==> flow/design.v <==
module dffen(q,d,clk,reset,en);
   parameter N = 1;
   input logic [N-1:0] d;
   input logic 	       clk;
   input logic 	       reset;
   input logic 	       en;
   output logic [N-1:0] q;
   always_ff@(posedge clk)
     begin
	if(reset)
	  begin
	     q <= 1'b0;
	  end
	else
	  begin
	     q <= en ? d : q;
	  end
     end  
endmodule  
module shiftregbit(clk,reset,b,valid,out);
   input logic clk;
   input logic reset;
   input logic b;
   input logic valid;
   parameter W = 32;
   output logic [W-1:0] out;
   for(genvar i = 0; i < W; i = i + 1)
     begin : sr
	if(i==0)
	  begin
	     dffen #(.N(1)) ff (.clk(clk), .reset(reset), .en(valid), .d(b), .q(out[0]));
	  end
	else
	  begin
	     dffen #(.N(1)) ff (.clk(clk), .reset(reset), .en(valid), .d(out[i-1]), .q(out[i]));	     
	  end
     end
endmodule
module unsigned_divider(clk,
			reset,
			srcA,
			srcB,
			start_div,
			y,
			ready,
			complete
			);
   parameter LG_W = 5;
   parameter W = 1<<LG_W;
   localparam W2 = 2*W;
   input logic clk;
   input logic reset;
   input logic [W-1:0] srcA;
   input logic [W-1:0] srcB;
   input logic 	      start_div;
   output logic [W-1:0] y;
   output logic        ready;
   output logic        complete;
   typedef enum logic [2:0] {IDLE = 'd0,
			     DIVIDE = 'd2,
			     PACK_OUTPUT = 'd3,
			     DONE = 'd4} state_t;
   state_t r_state, n_state;
   logic [W-1:0] 		    r_A, n_A, r_B, n_B;
   logic [W-1:0] 		    r_Y, n_Y;
   logic [W2-1:0] 		    r_D, n_D, r_R, n_R;
   logic [W-1:0] 		    t_ss;
   logic [LG_W-1:0] 		    r_idx, n_idx;
   logic 			    t_bit,t_valid;
   logic [31:0] 		    n_bits = W-1;
   always_ff@(posedge clk)
     begin
	if(reset)
	  begin
	     r_state <= IDLE;
	     r_A <= 'd0;
	     r_B <= 'd0;
	     r_Y <= 'd0;
	     r_D <= 'd0;
	     r_R <= 'd0;
	     r_idx <= 'd0;
	  end
	else
	  begin
	     r_state <= n_state;
	     r_A <= n_A;
	     r_B <= n_B;
	     r_Y <= n_Y;
	     r_D <= n_D;
	     r_R <= n_R;
	     r_idx <= n_idx;
	  end
     end
   shiftregbit #(.W(W)) ss
     (.clk(clk), .reset(reset), .b(t_bit), .valid(t_valid), .out(t_ss));
   always_comb
     begin
	n_state = r_state;
	n_A = r_A;
	n_B = r_B;
	n_Y = r_Y;
	n_D = r_D;
	n_R = r_R;
	n_idx = r_idx;
	t_bit = 1'b0;
	t_valid = 1'b0;
	ready = (r_state == IDLE);
	y = r_Y;
	complete = 1'b0;
	unique case (r_state)
	  IDLE:
	    begin
	       if(start_div)
		 begin
		    n_state = DIVIDE;
		 end
	       n_A = srcA;
	       n_B = srcB;
	       n_D = {srcB, {W{1'b0}}};
	       n_R = {{W{1'b0}},srcA};
	       n_idx = n_bits[LG_W-1:0];
	    end
	  DIVIDE:
	    begin
	       if({r_R[W2-2:0], 1'b0} >= r_D)
		 begin
		    n_R = {r_R[W2-2:0], 1'b0} - r_D;
		    t_bit = 1'b1;
		    t_valid = 1'b1;		    
		 end
	       else
		 begin
		    n_R = {r_R[W2-2:0], 1'b0};
		    t_bit = 1'b0;
		    t_valid = 1'b1;
		 end
	       n_state = (r_idx == 'd0) ? PACK_OUTPUT : DIVIDE;
	       n_idx = r_idx - 'd1;
	    end  
	  PACK_OUTPUT:
	    begin
	       n_state = DONE;
	       n_Y = t_ss;
	    end
	  DONE:
	    begin
	       complete =1'b1;
	       n_state = IDLE;
	    end
	  default:
	    begin
	    end
	endcase  
     end  
endmodule  
=== From RTL to reports: unsigned_divider ===
The steps from the RTL of unsigned_divider to its reports follow in flow order.
Lines are those of the file above, counted from 1.
Operators carry their Yosys type and port widths (W data, S select, Z words).
Not given: --

* Design top: unsigned_divider
* Clock port: clk
* Standard-cell library: sky130hd
* Timing corner: tt_025C_1v80

=== Elaborated design ===
Source: Yosys, flattened and elaborated, memories not mapped. Widths are those after wreduce. Registers that Yosys merges into a memory's read port (data or address) are not register bits. Print and check cells do not count. Equal cells are merged and count once.

* Order comparisons: 1
* Mux-type cells: 10
* Reductions and logical operators: 5
* Equal/unequal tests: 4
* Add/subtract/negate cells: 2

{| class="wikitable"
|+ Operators with widths
! operator !! count
|-
| $pmux W63 S2 || 1
|-
| $ge A64 B64 Y1 || 1
|-
| $sub A63 B63 Y63 || 1
|-
| $mux W63 || 1
|-
| $pmux W3 S4 || 1
|-
| $pmux W5 S2 || 1
|-
| $eq A3 B2 Y1 const B || 2
|-
| $sub A5 B1 Y5 const B || 1
|-
| $logic_not A5 Y1 || 1
|-
| $mux W1 || 5
|-
| $reduce_bool A4 Y1 || 1
|-
| $eq A3 B3 Y1 const B || 1
|-
| $logic_not A3 Y1 || 1
|-
| $mux W3 || 1
|-
| $ne A2 B2 Y1 const B || 1
|-
| $reduce_and A2 Y1 || 1
|-
| $reduce_bool A2 Y1 || 1
|}

* Bits of input ports: 67
* Output and inout bits: 34
* Bits in registers: 167

=== Depth ===
Depth = most cells in a row (Yosys ltp): at word level without a register or memory, in the mapped netlist without a sequential cell, where the memories' decode and read muxes count.

* Depth in word-level cells: 3
* ABC_AREA: 0
* Depth in mapped cells: 14
* Mapped depth without buffers: 12

=== Netlist ===
Yosys stat after the flow's synthesis: flattened, memories mapped to cells. It holds for the ABC_AREA given above (unset counts as 0); a run with the other value may have another netlist.

* Buffers: 57
* Synthesis area: 0.0083643 mm^2
* Mapped cells: 960
* Flip-flops: 168
* Sequential area: 0.0033632 mm^2

{| class="wikitable"
|+ Cells by type
! type !! count !! area in all (um^2)
|-
| sky130_fd_sc_hd__dfxtp_1 || 168 || 3.36E+03
|-
| sky130_fd_sc_hd__mux2i_1 || 144 || 1.44E+03
|-
| sky130_fd_sc_hd__nor2_1 || 185 || 694.416
|-
| sky130_fd_sc_hd__ha_1 || 34 || 425.408
|-
| sky130_fd_sc_hd__a21oi_1 || 66 || 330.317
|-
| sky130_fd_sc_hd__xnor2_1 || 24 || 210.202
|-
| sky130_fd_sc_hd__nand2_1 || 52 || 195.187
|-
| sky130_fd_sc_hd__o21ai_0 || 38 || 190.182
|-
| sky130_fd_sc_hd__inv_1 || 42 || 157.651
|-
| sky130_fd_sc_hd__clkbuf_1 || 39 || 146.39
|-
| sky130_fd_sc_hd__a32oi_1 || 7 || 61.309
|-
| sky130_fd_sc_hd__a211oi_1 || 8 || 60.058
|-
| sky130_fd_sc_hd__a21o_1 || 8 || 60.058
|-
| sky130_fd_sc_hd__nand3_1 || 11 || 55.053
|-
| sky130_fd_sc_hd__nor3_1 || 10 || 50.048
|-
| sky130_fd_sc_hd__buf_6 || 4 || 45.043
|-
| sky130_fd_sc_hd__nand4_1 || 7 || 43.792
|-
| sky130_fd_sc_hd__nor2b_1 || 7 || 43.792
|}

Not listed: further types 43, cells in them 106.
By module: a second synthesis without flattening, with its own total; a netlist apart from the flattened one above.

* Cell total of the unflattened synthesis: 916
* Area total of the unflattened synthesis: 0.0081315 mm^2

Rows give one instance, submodules left out.

{| class="wikitable"
|+ Modules
! module !! times used !! cells !! seq. area (mm^2) !! area (mm^2)
|-
| unsigned_divider || 1 || 820 || 0.0027226 || 0.0070505
|-
| dffen #(N=1) || 32 || 3 || 0.00002 || 0.0000338
|-
| shiftregbit #(W=32) || 1 || 0 || 0 || 0
|}

=== Timing after synthesis ===
Path of least setup slack by OpenSTA after synthesis, without wires, with an ideal clock, recovery checks aside; 20% of the period is set as input and as output delay. Where synthesis merged equal registers, the netlist keeps one of their names.

* Path kind: register to register
* From: register r_R[31]
* To: register r_R[36]
* Clock period: 2550 ps
* Arrival time: 2538 ps
* Path delay: 2655 ps
* Stages: 14
* Setup time: 117 ps
* Time at the first pin: 0 ps
* Path buffers: 1
* Required time: 2433 ps
* Slack: -105 ps
* Synthesis period reached: 2655 ps

"path delay" = arrival - input delay + setup time.
"stages": output pins that drive a net of the path, with the launching flip-flop's if there is one; two outputs of one cell count as two.
"synthesis period reached" is the clock period less the worst setup slack; recovery checks do not enter. This is arithmetic on one report: input and output delays are still those of the set period (20% each).
Between the ends stands the longest chain of elaborated cells between them, by number of cells; it is not shown to be the way that was timed. Of several equally long chains one is given.
Each line given opens the expression or statement behind the cell; cells for indexed reads and writes are added by Yosys, which also makes memories of some case tables.

* Cells stage by stage: sky130_fd_sc_hd__dfxtp_1 sky130_fd_sc_hd__inv_1 sky130_fd_sc_hd__ha_1 sky130_fd_sc_hd__inv_1 sky130_fd_sc_hd__fa_1 sky130_fd_sc_hd__a211oi_2 sky130_fd_sc_hd__o21ai_2 sky130_fd_sc_hd__a21boi_2 sky130_fd_sc_hd__o311ai_2 sky130_fd_sc_hd__nand4_1 sky130_fd_sc_hd__buf_2 sky130_fd_sc_hd__nand2_2 sky130_fd_sc_hd__mux2_2 sky130_fd_sc_hd__a22o_1
* Cells in the longest elaborated chain: 3
* Elaborated cells between the ends (all ways): 4
* RTL lines with such cells: 3
* Those cells by class: add/sub (1); compare (1); mux (2)

{| class="wikitable"
|+ RTL lines, path after synthesis
! element !! line !! source
|-
| from (assign) || 80 || <nowiki>r_R <= 'd0;</nowiki>
|-
| from (assign) || 90 || <nowiki>r_R <= n_R;</nowiki>
|-
| $sub A63 B63 Y63 || 127 || <nowiki>n_R = {r_R[W2-2:0], 1'b0} - r_D;</nowiki>
|-
| $mux W63 || 125 || <nowiki>if({r_R[W2-2:0], 1'b0} >= r_D)</nowiki>
|-
| $pmux W63 S2 || 110 || <nowiki>unique case (r_state)</nowiki>
|-
| to (assign) || 80 ||
|-
| to (assign) || 90 ||
|}

=== Path in the finished layout ===
Path of least setup slack in the final report of job 1 (OpenROAD, finished layout, wires in). Where an end is a register, its clock arrival counts in the times.
The path's times are printed in steps of 10 ps; the period is the one set.

* Path kind: register to register
* From: register r_R[31]
* To: register r_R[45]
* Clock period: 3490 ps
* Setup time: 140 ps
* Path buffers: 2
* Required time: 3780 ps
* Slack: 360 ps
* Arrival time: 3420 ps
* Stages: 15
* Time at the first pin: 430 ps

Between the ends stands the longest chain of elaborated cells between them, by number of cells; it is not shown to be the way that was timed. Of several equally long chains one is given.

* Cells stage by stage: sky130_fd_sc_hd__dfxtp_1 sky130_fd_sc_hd__inv_1 sky130_fd_sc_hd__ha_1 sky130_fd_sc_hd__inv_1 sky130_fd_sc_hd__fa_1 sky130_fd_sc_hd__a211oi_2 sky130_fd_sc_hd__o21ai_2 sky130_fd_sc_hd__a21boi_2 sky130_fd_sc_hd__o311ai_2 sky130_fd_sc_hd__nand4_1 sky130_fd_sc_hd__buf_2 sky130_fd_sc_hd__nand2_2 sky130_fd_sc_hd__buf_6 sky130_fd_sc_hd__mux2i_1 sky130_fd_sc_hd__o21ai_0
* Cells in the longest elaborated chain: 3
* Elaborated cells between the ends (all ways): 4
* RTL lines with such cells: 3
* Those cells by class: add/sub (1); compare (1); mux (2)

{| class="wikitable"
|+ RTL lines, path post-layout
! element !! line !! source
|-
| from (assign) || 80 || <nowiki>r_R <= 'd0;</nowiki>
|-
| from (assign) || 90 || <nowiki>r_R <= n_R;</nowiki>
|-
| $sub A63 B63 Y63 || 127 || <nowiki>n_R = {r_R[W2-2:0], 1'b0} - r_D;</nowiki>
|-
| $mux W63 || 125 || <nowiki>if({r_R[W2-2:0], 1'b0} >= r_D)</nowiki>
|-
| $pmux W63 S2 || 110 || <nowiki>unique case (r_state)</nowiki>
|-
| to (assign) || 80 ||
|-
| to (assign) || 90 ||
|}

--- measured runs ---
Measured results for unsigned_divider: 2 stored runs of the Yosys and OpenROAD flow on sky130hd. The settings differ; the order carries no meaning. The constraints put input and output delay at 20% of the set period each and load the outputs with 0.01 pF.
"worst setup path time": the worst setup path's part of the clock period (all of it between registers, 20% less for each end at a port) less its slack. A launch clock that arrives late makes it longer, a capture clock that arrives late makes it shorter.
"worst setup path time" is given in steps of 10 ps.

=== Job 1 ===
{| class="wikitable"
! Setting !! Value
|-
| period_ns || 3.49
|-
| CORE_UTILIZATION || 38
|-
| PLACE_DENSITY_LB_ADDON || 0.16
|-
| CORE_ASPECT_RATIO || 0.61
|-
| CORE_MARGIN || 7
|-
| CELL_PAD_IN_SITES_GLOBAL_PLACEMENT || 1
|-
| GPL_TIMING_DRIVEN || 0
|-
| SLEW_MARGIN || 20
|-
| MAX_ROUTING_LAYER || met5
|-
| CAP_MARGIN || 20
|-
! Result !! Value
|-
| Post-layout utilization || 0.475
|-
| Mapped cell area after synthesis || 0.0083643 mm^2
|-
| Post-route setup TNS || 0 ps
|-
| Worst setup path time || 3130 ps
|-
| Worst setup path kind || register to register
|-
| Die footprint || 0.0264887 mm^2
|-
| Post-route worst hold slack || 475 ps
|-
| Setup slack of the worst path || 364 ps
|}

=== Job 2 ===
{| class="wikitable"
! Setting !! Value
|-
| period_ns || 3.35
|-
| CORE_UTILIZATION || 54
|-
| SETUP_SLACK_MARGIN || 0.35
|-
| PLACE_DENSITY_LB_ADDON || 0.1
|-
| CAP_MARGIN || 20
|-
| CORE_MARGIN || 2
|-
| SLEW_MARGIN || 20
|-
! Result !! Value
|-
| Post-layout utilization || 0.676
|-
| Setup slack of the worst path || 487 ps
|-
| Post-route setup TNS || 0 ps
|-
| Worst setup path time || 2860 ps
|-
| Worst setup path kind || register to register
|-
| Die footprint || 0.0165007 mm^2
|-
| Mapped cell area after synthesis || 0.0083643 mm^2
|-
| Post-route worst hold slack || 470 ps
|}
--- end ---
