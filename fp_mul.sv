==> flow/design.v <==
module dff(q,d,clk);
   parameter N = 1;
   input logic [N-1:0] d;
   input logic 	       clk;
   output logic [N-1:0] q;
   always_ff@(posedge clk)
     begin
	q <= d;
     end
endmodule  
module shiftreg(clk,in,out);
   parameter W = 32;
   parameter D = 4;
   input logic clk;
   input logic [W-1:0] in;
   output logic [W-1:0] out;
   logic [W-1:0] 	t_delay [D-1:0];
   assign out = t_delay[D-1];
   dff #(.N(W) ) ff0(.clk(clk), .d(in), .q(t_delay[0]));
   generate
      for(genvar i = 1; i < D; i = i + 1)
	begin:delay
	   dff #(.N(W)) ff (.clk(clk), .d(t_delay[i-1]), .q(t_delay[i]));
	end
   endgenerate
endmodule
module fracmul(y, a, b);
   parameter W = 24;
   localparam W2 = W*2;
   input [W-1:0]       a;
   input [W-1:0] b;
   output [W2-1:0] y;
   wire [W2-1:0] w_comb_mul = a * b;
   assign y = w_comb_mul;
endmodule  
module expadd(y, a, b);
   parameter L = 3;
   parameter W = 8;
   input logic [W-1:0] a;
   input logic [W-1:0] b;
   output logic [W:0] y;
   wire [W-1:0] w_bias = ((1<<(W-1)) - 1);
   wire [W:0] w_comb_add = ((a+b) - w_bias);
   assign y = w_comb_add;
endmodule  
module detection(
   zero, nan, infinity,
   a, b
   );
   parameter E = 11;
   parameter F = 52;
   localparam W = E + F + 1;
   input logic [W-1:0] a;
   input logic [W-1:0] b;
   output logic        zero;
   output logic        nan;
   output logic        infinity;
   wire 	w_nan = 1'b0;
   logic 	t_az, t_bz;
   logic [2:0] 	t_detect, t_out;
   wire [E-1:0] w_exp_a = a[W-2:F];
   wire [E-1:0] w_exp_b = b[W-2:F];
   wire [F-1:0] w_mant_a = a[F-1:0];
   wire [F-1:0] w_mant_b = b[F-1:0];
   wire 	w_infinity_a = (&w_exp_a) & (w_mant_a == 'd0);
   wire 	w_infinity_b = (&w_exp_b) & (w_mant_b == 'd0);
   always_comb
     begin
	t_az = (a == 'd0);
	t_bz = (b == 'd0);
     end
   assign zero = t_az|t_bz;
   assign nan = w_nan;
   assign infinity = w_infinity_a | w_infinity_b;
endmodule  
module normalize( 
   exp_out, mant_out,
   exp_in, mant_in
   );
   parameter E = 8;
   parameter F = 23;
   input logic [E:0] exp_in;
   output logic [E:0] exp_out;
   input logic [(F+4):0] mant_in;
   output logic [(F+4):0] mant_out;
   always_comb
     begin
	mant_out = mant_in;
	exp_out = exp_in;
	if(mant_in[F+4])
	  begin
	     mant_out = {1'b0, mant_in[(F+4):2], mant_in[1] & mant_in[0]};
	     exp_out = exp_in + 'd1;
	  end
     end
endmodule  
module round(
   exp_out, mant_out,
   exp_in, mant_in
   );
   parameter E = 8;
   parameter F = 23;
   input logic [E:0] exp_in;
   output logic [E:0] exp_out;
   input logic [(F+4):0] mant_in;
   output logic [(F+4):0] mant_out;
   logic [F+1:0] t_one = {{(F+1){1'b0}},1'b1};
   always_comb
     begin
	exp_out = exp_in;
	mant_out = mant_in;
	if(mant_in[2]) 
	  begin
	     mant_out = {(mant_in[(F+4):3] + t_one), 3'd0};
	  end 
     end
endmodule  
module sign(y,clk, a, b);
   input clk;
   input a;
   input b;
   output y;
   parameter L = 4;
   shiftreg #(.W(1), .D(L)) d (.clk(clk), .in(a^b), .out(y));
endmodule  
module fp_mul(
   y,
   clk, a, b, en
   );
   parameter W = 32;
   parameter MUL_LAT = 4;
   localparam FW = (W==32) ? 23 : 52;
   localparam EW = (W==32) ? 8 : 11;
   localparam INFINITY = (1 << EW) - 1;
   input logic clk;
   input logic [W-1:0] a;
   input logic [W-1:0] b;
   input logic 	       en;
   output logic [W-1:0] y;
   wire [EW:0] 	 w_rnd_exp_out;
   wire [EW:0] 	 w_rnd_exp_in;
   wire [FW+4:0] w_rnd_mant_out;
   wire [FW+4:0] w_rnd_mant_in;
   wire [FW+4:0] w_nrm_mant_out;
   wire [EW:0] 	 w_nrm_exp_out;
   wire [(2*(FW+1))-1:0] w_prod;
   wire [EW:0] 		 w_exp;
   wire [FW:0] 	 w_mant_a = {1'b1, a[FW-1:0]};
   wire [FW:0] 	 w_mant_b = {1'b1, b[FW-1:0]};
   wire [EW-1:0] w_exp_a = a[W-2:FW];
   wire [EW-1:0] w_exp_b = b[W-2:FW];
   wire 	 w_sign, w_zero, w_nan, w_infinity;
   logic [EW-1:0]  t_exp;
   logic [FW-1:0]  t_mant;
   logic 	   t_sign;
   fracmul #(.W(FW+1)) m0 
     (.y(w_prod), .a(w_mant_a), .b(w_mant_b));
   expadd #(.W(EW)) e0 
     (.y(w_exp), .a(w_exp_a), .b(w_exp_b));
   detection #(.E(EW), .F(FW)) d0 
     (.a(a),.b(b),.zero(w_zero), .nan(w_nan), .infinity(w_infinity));
   normalize #(.E(EW), .F(FW)) n0 
     (.exp_out(w_rnd_exp_in), .mant_out(w_rnd_mant_in),
      .exp_in(w_exp),.mant_in(w_prod[2*(FW+1)-1:(FW-3)]));
   round #(.E(EW), .F(FW)) r0 (
	     .exp_out(w_rnd_exp_out),
	     .mant_out(w_rnd_mant_out),
	     .exp_in(w_rnd_exp_in),
	     .mant_in(w_rnd_mant_in)
	     );
   normalize #(.E(EW), .F(FW)) n1 (
		 .exp_out		(w_nrm_exp_out),
		 .mant_out		(w_nrm_mant_out),
		 .exp_in		(w_rnd_exp_out),
		 .mant_in		(w_rnd_mant_out)
		 );
   always_comb
     begin
	t_exp = w_nrm_exp_out[EW-1:0];
	t_mant = w_nrm_mant_out[FW+2:3];
	t_sign = a[W-1]^b[W-1];
	if(w_zero)
	  begin
	     t_exp = 'd0;
	     t_mant = 'd0;
	  end
	else if(w_infinity)
	  begin
	     t_exp = INFINITY;
	     t_mant = 'd0;
	  end
     end  
   shiftreg #(.W(W), .D(MUL_LAT)) 
   sr0 (
	.clk(clk),
	.in({t_sign, t_exp, t_mant}), 
	.out(y)
	);      
endmodule  
Tool chain data of fp_mul
The steps from the RTL of fp_mul to its reports follow in flow order.
Lines are those of the file above, counted from 1.
Operators: Yosys type, input widths -> output width; for muxes data width and select width s.
A cell with - has no value.

design
  top module = fp_mul
  clock port = clk
  standard-cell library = sky130hd
  library corner = tt_025C_1v80

After elaboration
Counts by Yosys on the flattened word-level netlist (proc, flatten, opt, wreduce). Print and check cells are left out. Cells with the same type and inputs are merged into one.

cells by class
  add/subtract/negate cells = 5
  muxes and demuxes = 6
  reduce/logical cells = 7
  bitwise logic cells = 7
  multipliers = 1

operators with widths
  cell                   count
  $mul 24x24->48         1
  $logic_not 32->1       2
  $logic_not 23->1       2
  $mux 28                1
  $mux 27                1
  $mux 26                1
  $add 24x1->25 const B  1
  $mux 8                 3
  $add 8x1->8 const B    2
  $reduce_and 8->1       2
  $sub 8x7->8 const B    1
  $add 8x8->8            1
  $and 1x1->1            4
  $or 1x1->1             2
  $reduce_or 2->1        1
  $xor 1x1->1            1

bit counts
  cells after elaboration = 32
  output and inout bits = 32
  register bits = 128

Logic depth
Longest topological path by Yosys (ltp), each cell counted once; first at word level (registers and memories cut), then after technology mapping (sequential cells cut; the memories' decode and read muxes count).

logic depth
  word-level depth = 7
  ABC_AREA = 1
  mapped depth = 44

After synthesis
The flow's flattened synthesis, as Yosys stat reports it; memories are mapped. The netlist is that of the ABC_AREA named above (0 if unset); the other value can give another one.

synthesis totals
  cell count = 3354
  buffer cells = 110
  sequential part of the area = 2562.5 sq um
  chip area (Yosys) = 25070.3 sq um
  flip-flops = 128

cell types
  cell type                  count
  sky130_fd_sc_hd__fa_1      482
  sky130_fd_sc_hd__inv_1     1028
  sky130_fd_sc_hd__nand2_1   961
  sky130_fd_sc_hd__dfxtp_1   128
  sky130_fd_sc_hd__ha_1      184
  sky130_fd_sc_hd__nor2_1    127
  sky130_fd_sc_hd__clkbuf_1  103
  sky130_fd_sc_hd__nand3_1   71
  sky130_fd_sc_hd__a21oi_1   52
  sky130_fd_sc_hd__xnor2_1   21
  sky130_fd_sc_hd__nand4_1   29
  sky130_fd_sc_hd__nand2_2   24
  sky130_fd_sc_hd__xor2_1    14
  sky130_fd_sc_hd__nor2_4    8
  sky130_fd_sc_hd__nor3_1    16
  sky130_fd_sc_hd__o21ai_0   16
  sky130_fd_sc_hd__nor2_2    11
  sky130_fd_sc_hd__nor4_1    11

Not listed: further types 29, cells in them 68.

Path before layout
Path of least setup slack by OpenSTA after synthesis, without wires, with an ideal clock, recovery checks aside; 20% of the period is set as input and as output delay. Where synthesis merged equal registers, the netlist keeps one of their names.

timing path after synthesis
  kind = input-to-reg
  start = input b[3]
  end = register sr0.ff0.q[27]
  stages = 39
  setup time = 0.111 ns
  data arrival time = 9.404 ns
  slack = 3.785 ns
  period = 13.3 ns
  delay of the path = 6.855 ns
  period reached after synthesis = 9.515 ns

"delay of the path" is the arrival time less input delay plus setup time.
"stages": output pins that drive a net of the path, with the launching flip-flop's if there is one; two outputs of one cell count as two.
"period reached after synthesis" = period - worst setup slack (recovery checks aside). The figure is calculated, with input and output delays left at 20% of the set period.
The rows between start and end are the longest chain of elaborated cells between them; the timing report does not say that the signal goes this way. Where chains are equally long, one stands for them.
Each line given opens the expression or statement behind the cell; cells for indexed reads and writes are added by Yosys, which also makes memories of some case tables.

on the way, after synthesis
  path through = sky130_fd_sc_hd__clkbuf_1 sky130_fd_sc_hd__clkbuf_1 sky130_fd_sc_hd__nand2_1 sky130_fd_sc_hd__fa_1 sky130_fd_sc_hd__inv_1 sky130_fd_sc_hd__fa_1 sky130_fd_sc_hd__inv_1 sky130_fd_sc_hd__fa_1 sky130_fd_sc_hd__inv_1 sky130_fd_sc_hd__fa_1 sky130_fd_sc_hd__inv_1 sky130_fd_sc_hd__fa_1 sky130_fd_sc_hd__inv_1 sky130_fd_sc_hd__fa_1 sky130_fd_sc_hd__inv_1 sky130_fd_sc_hd__fa_1 sky130_fd_sc_hd__inv_1 sky130_fd_sc_hd__ha_1 [... 3 more ...] sky130_fd_sc_hd__inv_2 sky130_fd_sc_hd__nand2_2 sky130_fd_sc_hd__nor2_2 sky130_fd_sc_hd__nand2_2 sky130_fd_sc_hd__nand3_2 sky130_fd_sc_hd__nand2_1 sky130_fd_sc_hd__nand2_2 sky130_fd_sc_hd__buf_6 sky130_fd_sc_hd__buf_8 sky130_fd_sc_hd__xor2_4 sky130_fd_sc_hd__ha_1 sky130_fd_sc_hd__inv_1 sky130_fd_sc_hd__nor3_1 sky130_fd_sc_hd__nand3_1 sky130_fd_sc_hd__nand2_1 sky130_fd_sc_hd__nand3_1 sky130_fd_sc_hd__nand2_1 sky130_fd_sc_hd__inv_1
  cells in the longest elaborated chain = 6
  elaborated cells on any way between the ends = 13
  source lines of those cells = 10
  those cells by class = add/sub (2); mul (1); mux (5); logic (3); reduce/logical (2)

ends and longest elaborated chain, after synthesis
  item            RTL line  text
  from (decl)     137       input logic [W-1:0] b;
  $mul 24x24->48  33        wire [W2-1:0] w_comb_mul = a * b;
  $mux 27         90        if(mant_in[F+4])
  $add 24x1->25   114       mant_out = {(mant_in[(F+4):3] + t_one), 3'd0};
  $mux 28         112       if(mant_in[2])
  $mux 8          90
  $mux 8          187       else if(w_infinity)
  to (assign)     8         q <= d;
  to (decl)       5         output logic [N-1:0] q;

Path in the finished layout
From the final timing report of run 1: the path of least setup slack in the routed layout; clock arrival at registers is part of the times.

timing path after layout
  kind = input-to-reg
  start = input a[3]
  end = register sr0.ff0.q[18]
  slack = -0.51 ns
  data arrival time = 9.50 ns
  setup time = 0.14 ns
  period = 8.71 ns
  stages = 34

The rows between start and end are the longest chain of elaborated cells between them; the timing report does not say that the signal goes this way. Where chains are equally long, one stands for them.

on the way, after layout
  path through = sky130_fd_sc_hd__dlygate4sd2_1 sky130_fd_sc_hd__buf_12 sky130_fd_sc_hd__buf_4 sky130_fd_sc_hd__nand2_1 sky130_fd_sc_hd__fa_1 sky130_fd_sc_hd__inv_1 sky130_fd_sc_hd__fa_1 sky130_fd_sc_hd__fa_1 sky130_fd_sc_hd__fa_1 sky130_fd_sc_hd__fa_1 sky130_fd_sc_hd__fa_1 sky130_fd_sc_hd__inv_1 sky130_fd_sc_hd__fa_1 sky130_fd_sc_hd__inv_1 sky130_fd_sc_hd__ha_4 sky130_fd_sc_hd__buf_4 sky130_fd_sc_hd__nand2_2 sky130_fd_sc_hd__nor2_2 sky130_fd_sc_hd__inv_1 sky130_fd_sc_hd__nor2_2 sky130_fd_sc_hd__inv_1 sky130_fd_sc_hd__nor2_2 sky130_fd_sc_hd__nor2_2 sky130_fd_sc_hd__nand2_2 sky130_fd_sc_hd__nand2_1 sky130_fd_sc_hd__nand2_2 sky130_fd_sc_hd__nand2_1 sky130_fd_sc_hd__nand2_2 sky130_fd_sc_hd__buf_4 sky130_fd_sc_hd__nand4_1 sky130_fd_sc_hd__nor2_4 sky130_fd_sc_hd__nand4_1 sky130_fd_sc_hd__xor2_1 sky130_fd_sc_hd__nor2_1
  cells in the longest elaborated chain = 5
  elaborated cells on any way between the ends = 11
  source lines of those cells = 8
  those cells by class = add/sub (1); mul (1); mux (3); logic (3); reduce/logical (3)

ends and longest elaborated chain, after layout
  item            RTL line  text
  from (decl)     136       input logic [W-1:0] a;
  $mul 24x24->48  33        wire [W2-1:0] w_comb_mul = a * b;
  $mux 27         90        if(mant_in[F+4])
  $add 24x1->25   114       mant_out = {(mant_in[(F+4):3] + t_one), 3'd0};
  $mux 28         112       if(mant_in[2])
  $mux 26         90
  to (assign)     8         q <= d;
  to (decl)       5         output logic [N-1:0] q;

Memo
Re: implementation data of fp_mul

Measured data: module fp_mul, platform sky130hd, 2 stored runs of the flow under differing settings, order arbitrary. Input and output delays are each 20% of the period that was set; the output load is 0.01 pF.
"achieved clock period (ns)" means the clock period less the worst setup slack. The figure is calculated, with input and output delays left at 20% of the set period.
By "worst setup path time (ns)" is meant the share of the clock period that the worst setup path is allowed (20% is reserved at inputs, 20% at outputs), minus its slack. Clock arrival times at its registers enter into it.

settings of run 1
{
  "period_ns": 8.71,
  "CORE_UTILIZATION": 65,
  "SETUP_SLACK_MARGIN": 1.22,
  "CORE_MARGIN": 7,
  "TNS_END_PERCENT": 65,
  "ABC_AREA": 1,
  "GPL_ROUTABILITY_DRIVEN": 0,
  "CTS_CLUSTER_SIZE": 47,
  "CTS_CLUSTER_DIAMETER": 281,
  "CAP_MARGIN": 20,
  "SLEW_MARGIN": 20
}
report of run 1
yosys chip area after synthesis (um^2): 25070.3
finish__design__die__area: 44264.0
finish__design__instance__area__stdcell: 33201.8
finish__design__instance__utilization: 0.8773
finish__timing__setup__ws: -0.513
finish__timing__setup__tns: -8.409
finish__timing__hold__ws: 0.322
achieved clock period (ns): 9.223
worst setup path time (ns): 7.48
worst setup path kind: input-to-reg

settings of run 2
{
  "period_ns": 13.6,
  "CORE_UTILIZATION": 71,
  "SETUP_SLACK_MARGIN": -0.92,
  "PLACE_DENSITY": 0.43,
  "HOLD_SLACK_MARGIN": 0.08,
  "GPL_ROUTABILITY_DRIVEN": 0,
  "SLEW_MARGIN": 25,
  "MAX_ROUTING_LAYER": "met5",
  "CAP_MARGIN": 20,
  "CORE_MARGIN": 2
}
report of run 2
yosys chip area after synthesis (um^2): 24073.1
finish__design__die__area: 35394.8
finish__design__instance__area__stdcell: 26265.2
finish__design__instance__utilization: 0.7852
finish__timing__setup__ws: 1.225
finish__timing__setup__tns: 0.000
finish__timing__hold__ws: 0.317
achieved clock period (ns): 12.375
worst setup path time (ns): 9.65
worst setup path kind: input-to-reg
